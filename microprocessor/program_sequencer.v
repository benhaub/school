==> flow/design.v <==
module program_sequencer(
	input clk, sync_reset, jmp, jmp_nz, dont_jmp,
	input [3:0] jmp_addr,
	input [7:0] pm_address,
	output reg [7:0] pm_addr,
	output reg [7:0] pc,
	output reg [7:0] from_PS
);
reg [7:0] pc_out;
always @(posedge clk)
	pc_out = pm_addr;
always
	pc = pc_out;
always
	from_PS = 8'H00;
always @ *
	if(sync_reset == 1'b1)
		pm_addr = 8'b0;
	else if(jmp == 1'b1)
		pm_addr = {jmp_addr, 4'H0};
	else if((jmp_nz == 1'b1) && (dont_jmp == 1'b0))
		pm_addr = {jmp_addr, 4'H0};
	else
		pm_addr = pc_out + 8'b1;
endmodule
Reports on program_sequencer
What the tools print for program_sequencer, step after step.
Line numbers count from 1 in the design file above.
Cell names lack the library's common part.
{"block": "design", "top": "program_sequencer", "clock": "clk", "cell_library": "sky130hd", "corner": "tt_025C_1v80"}

After elaboration
Counts by Yosys on the flattened word-level netlist (proc, flatten, opt, wreduce; memories kept). Register bits leave out memories and registers merged into their read ports (data or address); mux counts leave out enables and synchronous resets folded into registers. Print and check cells are left out. Cells with the same type and inputs are merged into one.
{"block": "bits", "ram_bits": 0, "latchBits": 0, "in_bits": 17, "ff_bits": 8, "mem_count": 0, "word_cells": 7, "clocked_rd_ports_x_width": 0, "mem_bits_ro": 0, "output_inout_bits": 24}
{"block": "op_classes", "muxes": 3, "equal": 0, "n_reduce_logical": 1, "bitwise": 1, "addsub": 1, "shifts": 0, "cmp": 0, "n_mul": 0, "div_mod_pow": 0}
{"block": "op_table", "cell": "8-bit two-way mux", "count": 3}
{"block": "op_table", "cell": "8-bit by 1-bit adder with 8-bit output with constant B", "count": 1}
{"block": "op_table", "cell": "1-bit logical AND", "count": 1}
{"block": "op_table", "cell": "1-bit NOT", "count": 1}

Longest topological paths
Depth = most cells in a row (Yosys ltp): at word level without a register or memory, in the mapped netlist without a sequential cell, where the memories' decode and read muxes count.
{"block": "depth", "word_depth": 5, "ABC_AREA": 0, "ltp_mapped": 4, "mapped_depth_nobuf": 4}

Mapped cells and area
Yosys stat after the flow's synthesis: flattened, memories mapped to cells. It holds for the ABC_AREA given above (unset counts as 0); a run with the other value may have another netlist.
Totals and module areas in this step are rounded.
{"block": "by_type", "type": "dfxtp_1", "count": 8, "area_total_um2": 160.154}
{"block": "by_type", "type": "buf_4", "count": 8, "area_total_um2": 60.058}
{"block": "by_type", "type": "a311oi_1", "count": 3, "area_total_um2": 26.275}
{"block": "by_type", "type": "a21oi_1", "count": 4, "area_total_um2": 20.019}
{"block": "by_type", "type": "nand3_1", "count": 4, "area_total_um2": 20.019}
{"block": "by_type", "type": "or3_1", "count": 3, "area_total_um2": 18.768}
{"block": "by_type", "type": "xor2_1", "count": 2, "area_total_um2": 17.517}
{"block": "by_type", "type": "nor3_1", "count": 3, "area_total_um2": 15.014}
{"block": "by_type", "type": "o21ai_0", "count": 3, "area_total_um2": 15.014}
{"block": "by_type", "type": "ha_1", "count": 1, "area_total_um2": 12.512}
{"block": "by_type", "type": "nand4_2", "count": 1, "area_total_um2": 12.512}
{"block": "by_type", "type": "xnor2_1", "count": 1, "area_total_um2": 8.758}
{"block": "by_type", "type": "a211oi_1", "count": 1, "area_total_um2": 7.507}
{"block": "by_type", "type": "inv_1", "count": 2, "area_total_um2": 7.507}
{"block": "by_type", "type": "nand2_1", "count": 2, "area_total_um2": 7.507}
{"block": "by_type", "type": "nor3b_1", "count": 1, "area_total_um2": 7.507}
{"block": "by_type", "type": "and2_1", "count": 1, "area_total_um2": 6.256}
{"block": "by_type", "type": "nand2b_1", "count": 1, "area_total_um2": 6.256}
Other cell types: 2; their cells: 2.
{"block": "mapped", "buffers": 9, "flip_flops": 8, "sequential_area_mm2": 0.0001602, "cell_count": 51, "mapped_area_mm2": 0.0004367}

Path before layout
Source: OpenSTA report_checks on the synthesized netlist (no wires, ideal clock, input and output delay 20% of the period each), path of least setup slack; recovery checks are left aside. Register names are those of the netlist, which keeps one name where synthesis merged equal registers.
{"block": "synth_path", "path_type": "register to output", "start": "register pc_out[0]", "end": "output pm_addr[6]", "path_delay_ps": 1509, "tclk_ps": 3440, "path_stages": 5, "t_arrival_ps": 1509, "n_path_buf": 0, "out_delay_ps": 688, "t_first_pin_ps": 0, "required_ps": 2752, "setup_slack_ps": 1243, "period_less_setup_slack_ps": 2197}
"path_delay_ps" is the arrival time less input delay plus setup time.
A path that ends at an output port has no setup time.
"path_stages" counts driving pins, that of a launching flip-flop among them; a cell with two outputs on the path counts twice.
"period_less_setup_slack_ps" is the clock period less the worst setup slack; recovery checks do not enter. This is arithmetic on one report: input and output delays are still those of the set period (20% each).
Between the ends stands the longest chain of elaborated cells between them, by number of cells; it is not shown to be the way that was timed. Of several equally long chains one is given.
A line is the first line of the expression or statement that the cell stems from. Yosys adds cells for indexed reads and writes and turns some case tables into memories.
{"block": "synth_between", "cell_sequence": "dfxtp_1 -> ha_1 -> inv_1 -> or3_1 -> a311oi_1", "elab_chain_len": 4, "cells_between": 4, "lines_between": 4, "classes_between": "add/sub (1); mux (3)"}
{"block": "synth_lines", "element": "start: declaration", "line_no": 9, "text": "reg [7:0] pc_out;"}
{"block": "synth_lines", "element": "start: assignment", "line_no": 11, "text": "pc_out = pm_addr;"}
{"block": "synth_lines", "element": "8-bit by 1-bit adder with 8-bit output", "line_no": 24, "text": "pm_addr = pc_out + 8'b1;"}
{"block": "synth_lines", "element": "8-bit two-way mux", "line_no": 21, "text": "else if((jmp_nz == 1'b1) && (dont_jmp == 1'b0))"}
{"block": "synth_lines", "element": "8-bit two-way mux", "line_no": 19, "text": "else if(jmp == 1'b1)"}
{"block": "synth_lines", "element": "8-bit two-way mux", "line_no": 17, "text": "if(sync_reset == 1'b1)"}
{"block": "synth_lines", "element": "end: declaration", "line_no": 5, "text": "output reg [7:0] pm_addr,"}

Memo
Re: implementation data of program_sequencer

program_sequencer: 2 stored runs of the Yosys and OpenROAD flow on sky130hd. The settings differ; the order carries no meaning. The constraints put input and output delay at 20% of the set period each and load the outputs with 0.01 pF.

Flow run A
==> flow/run.sh <==
#!/bin/bash
# the make line also repeats the synthesis and layout settings of config.mk as NAME=value (left out here)
make -C /OpenROAD-flow-scripts/flow DESIGN_CONFIG=/design/flow/config.mk WORK_HOME=/design/flow/orfs CLKGATE_MAP_FILE= finish
==> flow/config.mk <==
export PLATFORM = sky130hd
export DESIGN_NAME = program_sequencer
export DESIGN_NICKNAME = program_sequencer
export VERILOG_FILES = /design/flow/design.v
export SDC_FILE = /design/flow/constraint.sdc
export NUM_CORES = 4
export LEC_CHECK = 0
export CAP_MARGIN = 20
export CORE_MARGIN = 2
export CORE_UTILIZATION = 40
export SLEW_MARGIN = 20
==> flow/constraint.sdc <==
create_clock -name core_clock -period 1.63 [get_ports {clk}]
set_input_delay 0.3260 -clock core_clock [delete_from_list [all_inputs] [get_ports {clk}]]
set_output_delay 0.3260 -clock core_clock [all_outputs]
set_load 0.01 [all_outputs]

==> results of flow run A, as JSON <==
{
  "outcome": "did not finish, routing stopped with DPL-0038"
}

Flow run B
==> flow/run.sh <==
#!/bin/bash
# the make line also repeats the synthesis and layout settings of config.mk as NAME=value (left out here)
make -C /OpenROAD-flow-scripts/flow DESIGN_CONFIG=/design/flow/config.mk WORK_HOME=/design/flow/orfs CLKGATE_MAP_FILE= finish
==> flow/config.mk <==
export PLATFORM = sky130hd
export DESIGN_NAME = program_sequencer
export DESIGN_NICKNAME = program_sequencer
export VERILOG_FILES = /design/flow/design.v
export SDC_FILE = /design/flow/constraint.sdc
export NUM_CORES = 4
export LEC_CHECK = 0
export ABC_AREA = 0
export CAP_MARGIN = 20
export CELL_PAD_IN_SITES_GLOBAL_PLACEMENT = 0
export CORE_ASPECT_RATIO = 1.61
export CORE_MARGIN = 2
export CORE_UTILIZATION = 65
export CTS_CLUSTER_SIZE = 38
export MIN_ROUTING_LAYER = met1
export PLACE_DENSITY_LB_ADDON = 0.26
export SLEW_MARGIN = 20
==> flow/constraint.sdc <==
create_clock -name core_clock -period 1.23 [get_ports {clk}]
set_input_delay 0.2460 -clock core_clock [delete_from_list [all_inputs] [get_ports {clk}]]
set_output_delay 0.2460 -clock core_clock [all_outputs]
set_load 0.01 [all_outputs]

==> results of flow run B, as JSON <==
{
  "outcome": "did not finish, floorplanning stopped with PDN-0185"
}
