==> flow/design.v <==
module Computational_unit(
	input sync_reset, clk, i_sel, y_sel, x_sel,
	input [3:0] nibble_ir, source_sel, i_pins, dm,
	input [8:0] reg_en,
	output reg [3:0] o_reg, data_bus, i,
	output reg r_eq_0,
	output reg [3:0] x0, x1, y0, y1, r, m,
	output reg [7:0] from_CU,
	output reg zero_flag
);
reg alu_out_eq_0;
reg [3:0] x, y, alu_out, i_d;
reg [7:0] alu_ms, alu_ls;
always @ *
	case(source_sel)
		4'H00:	data_bus = x0;
		4'H01:	data_bus = x1;
		4'H02:	data_bus = y0;
		4'H03:	data_bus = y1;
		4'H04:	data_bus = r;
		4'H05:	data_bus = m;
		4'H06:	data_bus = i;
		4'H07:	data_bus = dm;
		4'H08:	data_bus = nibble_ir;
		4'H9:		data_bus = i_pins;
		default:	data_bus = 4'H00;  
	endcase
always
	from_CU = 8'H00;
always
	zero_flag = alu_out_eq_0;
always @(posedge clk)
	if(reg_en[0])
		x0 = data_bus;
	else
		x0 = x0;
always @(posedge clk)
	if(reg_en[1])
		x1 = data_bus;
	else
		x1 = x1;
always @ *
	if(x_sel)
		x = x1;
	else  
		x = x0;
always @(posedge clk)
	if(reg_en[2])
		y0 = data_bus;
	else
		y0 = y0;
always @(posedge clk)
	if(reg_en[3])
		y1 = data_bus;
	else
		y1 = y1;
always @ *
	if(y_sel)
		y = y1;
	else
		y = y0;
always @(posedge clk)
	if(reg_en[4])
		r = alu_out;
	else
		r = r;
always @(posedge clk)
	if(reg_en[4])
		r_eq_0 = alu_out_eq_0;
	else
		r_eq_0 = r_eq_0;
always @(posedge clk)
	if(reg_en[5])
		m = data_bus;
	else
		m = m;
always @ *
	if(i_sel)
		i_d = m + i;
	else  
		i_d = data_bus;
always @(posedge clk)
	if(reg_en[6])
		i = i_d;
	else
		i = i;
always @(posedge clk)
	if(reg_en[8])
		o_reg = data_bus;
	else
		o_reg = o_reg;
always @ *
	if(sync_reset)
		alu_out = 4'H0;
	else if(reg_en[4] && nibble_ir[3:0] == 4'b0000)
		alu_out = (~x + 1'b1);
	else if(reg_en[4] && nibble_ir[3:0] == 4'b1000)
		alu_out = r;
	else if(reg_en[4] && nibble_ir[2:0] == 3'b001)
		alu_out = x - y;
	else if(reg_en[4] && nibble_ir[2:0] == 3'b010)
		alu_out = x + y;
	else if(reg_en[4] && nibble_ir[2:0] == 3'b011) begin
		alu_ms = x * y;
		alu_out = alu_ms[7:4];
	end
	else if(reg_en[4] && nibble_ir[2:0] == 3'b100) begin
		alu_ls = x * y;  
		alu_out = alu_ls[3:0];
	end
	else if(reg_en[4] && nibble_ir[2:0] == 3'b101)
		alu_out = x ^ y;
	else if(reg_en[4] && nibble_ir[2:0] == 3'b110)
		alu_out = x & y;
	else if(reg_en[4] && nibble_ir[3:0] == 4'b0111)
		alu_out = ~x;
	else if(reg_en[4] && nibble_ir[3:0] == 4'b1111)
		alu_out = r;
	else
		alu_out = r;
always @ *  
	if(sync_reset)
		alu_out_eq_0 = 1'b1;
	else if (nibble_ir[3:0] == 4'h8 || nibble_ir[3:0] == 4'hF)
		alu_out_eq_0 = r_eq_0;
	else if (alu_out == 4'h0)
		alu_out_eq_0 = 1'b1;
	else
		alu_out_eq_0 = 1'b0;
endmodule
== Reports on Computational_unit ==
What the tools print for Computational_unit, step after step.
Lines are those of the file above, counted from 1.
Operators: Yosys type, input widths -> output width; for muxes data width and select width s.
Library cell names are shortened.
A cell with - has no value.

* Design top: Computational_unit
* Clock port: clk
* Cell library: sky130hd
* Library corner: tt_025C_1v80

== After elaboration ==
Source: Yosys, flattened and elaborated, memories not mapped. Widths are those after wreduce; folded enables and synchronous resets count as part of the registers. Registers that Yosys merges into a memory's read port (data or address) are not register bits. Print and check cells do not count. Equal cells are merged and count once.

* Bits of input ports: 30
* Output and inout bits: 46
* Bits in registers: 33

* Bitwise operators: 3
* Multipliers: 1
* $add $sub $neg: 4
* Eq/ne operators: 18
* Mux-type cells: 17
* Reduce/logical cells: 13

{| class="wikitable"
|+ Operators with widths
! cell !! count
|-
| $mux 4 || 13
|-
| $pmux 4 s10 || 1
|-
| $mul 4x4->8 || 1
|-
| $eq 4x3->1 const B || 5
|-
| $eq 4x4->1 const B || 4
|-
| $logic_not 4->1 || 3
|-
| $logic_and 1x1->1 || 9
|-
| $eq 3x3->1 const B || 3
|-
| $eq 4x2->1 const B || 2
|-
| $add 4x4->4 || 2
|-
| $eq 3x2->1 const B || 2
|-
| $add 4x1->4 const B || 1
|-
| $eq 4x1->1 const B || 1
|-
| $sub 4x4->4 || 1
|-
| $and 4x4->4 || 1
|-
| $xor 4x4->4 || 1
|-
| $not 4->4 || 1
|-
| $eq 3x1->1 const B || 1
|-
| $mux 1 || 3
|-
| $logic_or 1x1->1 || 1
|}

== Logic depth ==
Yosys ltp: most cells in a row. Word level: on the elaborated netlist, between registers, memories and ports. Mapped: between sequential cells and ports; inverters and the memories' decode and read muxes count.

* Depth after elaboration: 16
* ABC_AREA: 1
* Mapped depth: 22

== Netlist ==
Yosys stat after the flow's synthesis: flattened, memories mapped to cells. It holds for the ABC_AREA given above (unset counts as 0); a run with the other value may have another netlist.

* Chip area (Yosys): 2861.5 um^2
* Mapped flip-flops: 33
* Buffer cells: 10
* Cell count: 377

{| class="wikitable"
|+ Cell types
! cell !! count
|-
| edfxtp_1 || 33
|-
| nand2_1 || 94
|-
| ha_1 || 23
|-
| inv_1 || 59
|-
| nand3_1 || 35
|-
| fa_1 || 7
|-
| a21oi_1 || 23
|-
| nor2_1 || 30
|-
| o21ai_0 || 18
|-
| buf_4 || 8
|-
| o2111ai_1 || 4
|-
| xor2_1 || 4
|-
| nand4_1 || 5
|-
| xnor2_1 || 3
|-
| a31oi_1 || 4
|-
| nor3_1 || 5
|-
| nor2_4 || 2
|-
| or2_2 || 3
|}

Not listed: further types 12, cells in them 17.

== Timing after synthesis ==
OpenSTA on the mapped netlist: ideal clock, no wires. The path of least setup slack (recovery checks aside). Input and output delay are each 20% of the period. Register names are those of the netlist, which keeps one name where synthesis merged equal registers.

* Path kind: input to output
* Start: input port y_sel
* End: output port zero_flag
* External output delay: 2.200 ns
* Arrival: 5.135 ns
* Buffers on the path: 0
* Required time: 8.800 ns
* Period: 11.0 ns
* Path delay: 2.935 ns
* Stages on the path: 20
* External input delay: 2.200 ns
* Time at the first pin: 2.200 ns
* Slack: 3.665 ns
* Synthesis period reached: 7.335 ns

"path delay" is the arrival time less input delay plus setup time.
At an output port there is no setup time.
"stages on the path": output pins that drive a net of the path, with the launching flip-flop's if there is one; two outputs of one cell count as two.
"synthesis period reached" is the clock period less the worst setup slack; recovery checks do not enter. This is arithmetic on one report: input and output delays are still those of the set period (20% each).
The rows between start and end are the longest chain of elaborated cells between them; the timing report does not say that the signal goes this way. Where chains are equally long, one stands for them.
Each line given opens the expression or statement behind the cell; cells for indexed reads and writes are added by Yosys, which also makes memories of some case tables.

* Path through: nand2_1 > o21ai_0 > inv_1 > nand2_1 > fa_1 > inv_1 > fa_1 > inv_1 > fa_1 > nand3b_1 > a21oi_1 > nor2_1 > a21oi_1 > nand2_1 > nand2_1 > nand2_1 > nand2_1 > a21oi_1 > nand3_1 > nand2_1
* Length of the longest elaborated chain: 15

{| class="wikitable"
|+ Ends and longest elaborated chain, post-synthesis
! item !! line !! RTL
|-
| start: declaration || 2 || <nowiki>input sync_reset, clk, i_sel, y_sel, x_sel,</nowiki>
|-
| $mux 4 || 58 || <nowiki>if(y_sel)</nowiki>
|-
| $and 4x4->4 || 114 || <nowiki>alu_out = x & y;</nowiki>
|-
| $mux 4 || 113 || <nowiki>else if(reg_en[4] && nibble_ir[2:0] == 3'b110)</nowiki>
|-
| $mux 4 || 111 || <nowiki>else if(reg_en[4] && nibble_ir[2:0] == 3'b101)</nowiki>
|-
| $mux 4 || 107 || <nowiki>else if(reg_en[4] && nibble_ir[2:0] == 3'b100) begin</nowiki>
|-
| $mux 4 || 103 || <nowiki>else if(reg_en[4] && nibble_ir[2:0] == 3'b011) begin</nowiki>
|-
| $mux 4 || 101 || <nowiki>else if(reg_en[4] && nibble_ir[2:0] == 3'b010)</nowiki>
|-
| $mux 4 || 99 || <nowiki>else if(reg_en[4] && nibble_ir[2:0] == 3'b001)</nowiki>
|-
| $mux 4 || 97 || <nowiki>else if(reg_en[4] && nibble_ir[3:0] == 4'b1000)</nowiki>
|-
| $mux 4 || 95 || <nowiki>else if(reg_en[4] && nibble_ir[3:0] == 4'b0000)</nowiki>
|-
| $mux 4 || 93 || <nowiki>if(sync_reset)</nowiki>
|-
| $logic_not 4->1 || 126 || <nowiki>else if (alu_out == 4'h0)</nowiki>
|-
| $mux 1 || 126 ||
|-
| $mux 1 || 124 || <nowiki>else if (nibble_ir[3:0] == 4'h8 || nibble_ir[3:0] == 4'hF)</nowiki>
|-
| $mux 1 || 122 || <nowiki>if(sync_reset)</nowiki>
|-
| end: declaration || 9 || <nowiki>output reg zero_flag</nowiki>
|}

== Timing after layout ==
Path of least setup slack in the final report of flow run A (OpenROAD, finished layout, wires in). Where an end is a register, its clock arrival counts in the times.

* Path kind: input to output
* Start: input port y_sel
* End: output port zero_flag
* Period: 7.39 ns
* Time at the first pin: 1.48 ns
* Arrival: 5.82 ns
* Required time: 5.91 ns
* External output delay: 1.48 ns
* Slack: 0.09 ns
* Stages on the path: 22
* Buffers on the path: 2
* External input delay: 1.48 ns

The rows between start and end are the longest chain of elaborated cells between them; the timing report does not say that the signal goes this way. Where chains are equally long, one stands for them.

* Path through: clkdlybuf4s50_1 > nand2_1 > o21ai_0 > inv_1 > nand2_1 > fa_1 > inv_1 > fa_1 > inv_1 > fa_1 > nand3b_1 > a21oi_1 > nor2_1 > a21oi_1 > nand2_1 > nand2_1 > nand2_1 > nand2_1 > a21oi_1 > nand3_1 > nand2_1 > clkdlybuf4s50_1
* Length of the longest elaborated chain: 15

{| class="wikitable"
|+ Ends and longest elaborated chain, after layout
! item !! line !! RTL
|-
| start: declaration || 2 || <nowiki>input sync_reset, clk, i_sel, y_sel, x_sel,</nowiki>
|-
| $mux 4 || 58 || <nowiki>if(y_sel)</nowiki>
|-
| $and 4x4->4 || 114 || <nowiki>alu_out = x & y;</nowiki>
|-
| $mux 4 || 113 || <nowiki>else if(reg_en[4] && nibble_ir[2:0] == 3'b110)</nowiki>
|-
| $mux 4 || 111 || <nowiki>else if(reg_en[4] && nibble_ir[2:0] == 3'b101)</nowiki>
|-
| $mux 4 || 107 || <nowiki>else if(reg_en[4] && nibble_ir[2:0] == 3'b100) begin</nowiki>
|-
| $mux 4 || 103 || <nowiki>else if(reg_en[4] && nibble_ir[2:0] == 3'b011) begin</nowiki>
|-
| $mux 4 || 101 || <nowiki>else if(reg_en[4] && nibble_ir[2:0] == 3'b010)</nowiki>
|-
| $mux 4 || 99 || <nowiki>else if(reg_en[4] && nibble_ir[2:0] == 3'b001)</nowiki>
|-
| $mux 4 || 97 || <nowiki>else if(reg_en[4] && nibble_ir[3:0] == 4'b1000)</nowiki>
|-
| $mux 4 || 95 || <nowiki>else if(reg_en[4] && nibble_ir[3:0] == 4'b0000)</nowiki>
|-
| $mux 4 || 93 || <nowiki>if(sync_reset)</nowiki>
|-
| $logic_not 4->1 || 126 || <nowiki>else if (alu_out == 4'h0)</nowiki>
|-
| $mux 1 || 126 ||
|-
| $mux 1 || 124 || <nowiki>else if (nibble_ir[3:0] == 4'h8 || nibble_ir[3:0] == 4'hF)</nowiki>
|-
| $mux 1 || 122 || <nowiki>if(sync_reset)</nowiki>
|-
| end: declaration || 9 || <nowiki>output reg zero_flag</nowiki>
|}

# Flow runs of Computational_unit

Top module Computational_unit; platform sky130hd; tools Yosys and OpenROAD; 2 stored runs in no particular order. Input and output delays are each 20% of the period that was set; the output load is 0.01 pF.

Flow run A
==> flow/run.sh <==
#!/bin/bash
# the make line also repeats the synthesis and layout settings of config.mk as NAME=value (left out here)
make -C /OpenROAD-flow-scripts/flow DESIGN_CONFIG=/design/flow/config.mk WORK_HOME=/design/flow/orfs CLKGATE_MAP_FILE= finish
==> flow/config.mk <==
export PLATFORM = sky130hd
export DESIGN_NAME = Computational_unit
export DESIGN_NICKNAME = Computational_unit
export VERILOG_FILES = /design/flow/design.v
export SDC_FILE = /design/flow/constraint.sdc
export NUM_CORES = 4
export LEC_CHECK = 0
export ABC_AREA = 1
export CAP_MARGIN = 10
export CELL_PAD_IN_SITES_DETAIL_PLACEMENT = 2
export CELL_PAD_IN_SITES_GLOBAL_PLACEMENT = 0
export CORE_ASPECT_RATIO = 1.09
export CORE_MARGIN = 2
export CORE_UTILIZATION = 29
export CTS_CLUSTER_SIZE = 19
export GPL_TIMING_DRIVEN = 0
export PLACE_DENSITY_LB_ADDON = 0.17
export SETUP_SLACK_MARGIN = -0.19
export SLEW_MARGIN = 20
==> flow/constraint.sdc <==
create_clock -name core_clock -period 7.39 [get_ports {clk}]
set_input_delay 1.4780 -clock core_clock [delete_from_list [all_inputs] [get_ports {clk}]]
set_output_delay 1.4780 -clock core_clock [all_outputs]
set_load 0.01 [all_outputs]

==> results of flow run A <==
chip area after synthesis (Yosys): 2861.5 um^2
die area: 10678.4 um^2
standard-cell area of the final layout: 3774.9 um^2
worst setup slack after layout: 0.094 ns
total negative slack: 0.000 ns
worst hold slack: 0.619 ns

Flow run B
==> flow/run.sh <==
#!/bin/bash
# the make line also repeats the synthesis and layout settings of config.mk as NAME=value (left out here)
make -C /OpenROAD-flow-scripts/flow DESIGN_CONFIG=/design/flow/config.mk WORK_HOME=/design/flow/orfs CLKGATE_MAP_FILE= finish
==> flow/config.mk <==
export PLATFORM = sky130hd
export DESIGN_NAME = Computational_unit
export DESIGN_NICKNAME = Computational_unit
export VERILOG_FILES = /design/flow/design.v
export SDC_FILE = /design/flow/constraint.sdc
export NUM_CORES = 4
export LEC_CHECK = 0
export CAP_MARGIN = 0
export CELL_PAD_IN_SITES_GLOBAL_PLACEMENT = 2
export CORE_MARGIN = 2
export CORE_UTILIZATION = 55
export CTS_CLUSTER_SIZE = 88
export PLACE_DENSITY_LB_ADDON = 0.28
export SLEW_MARGIN = 15
==> flow/constraint.sdc <==
create_clock -name core_clock -period 5.11 [get_ports {clk}]
set_input_delay 1.0220 -clock core_clock [delete_from_list [all_inputs] [get_ports {clk}]]
set_output_delay 1.0220 -clock core_clock [all_outputs]
set_load 0.01 [all_outputs]

==> results of flow run B <==
did not finish, placement stopped with FLW-0024
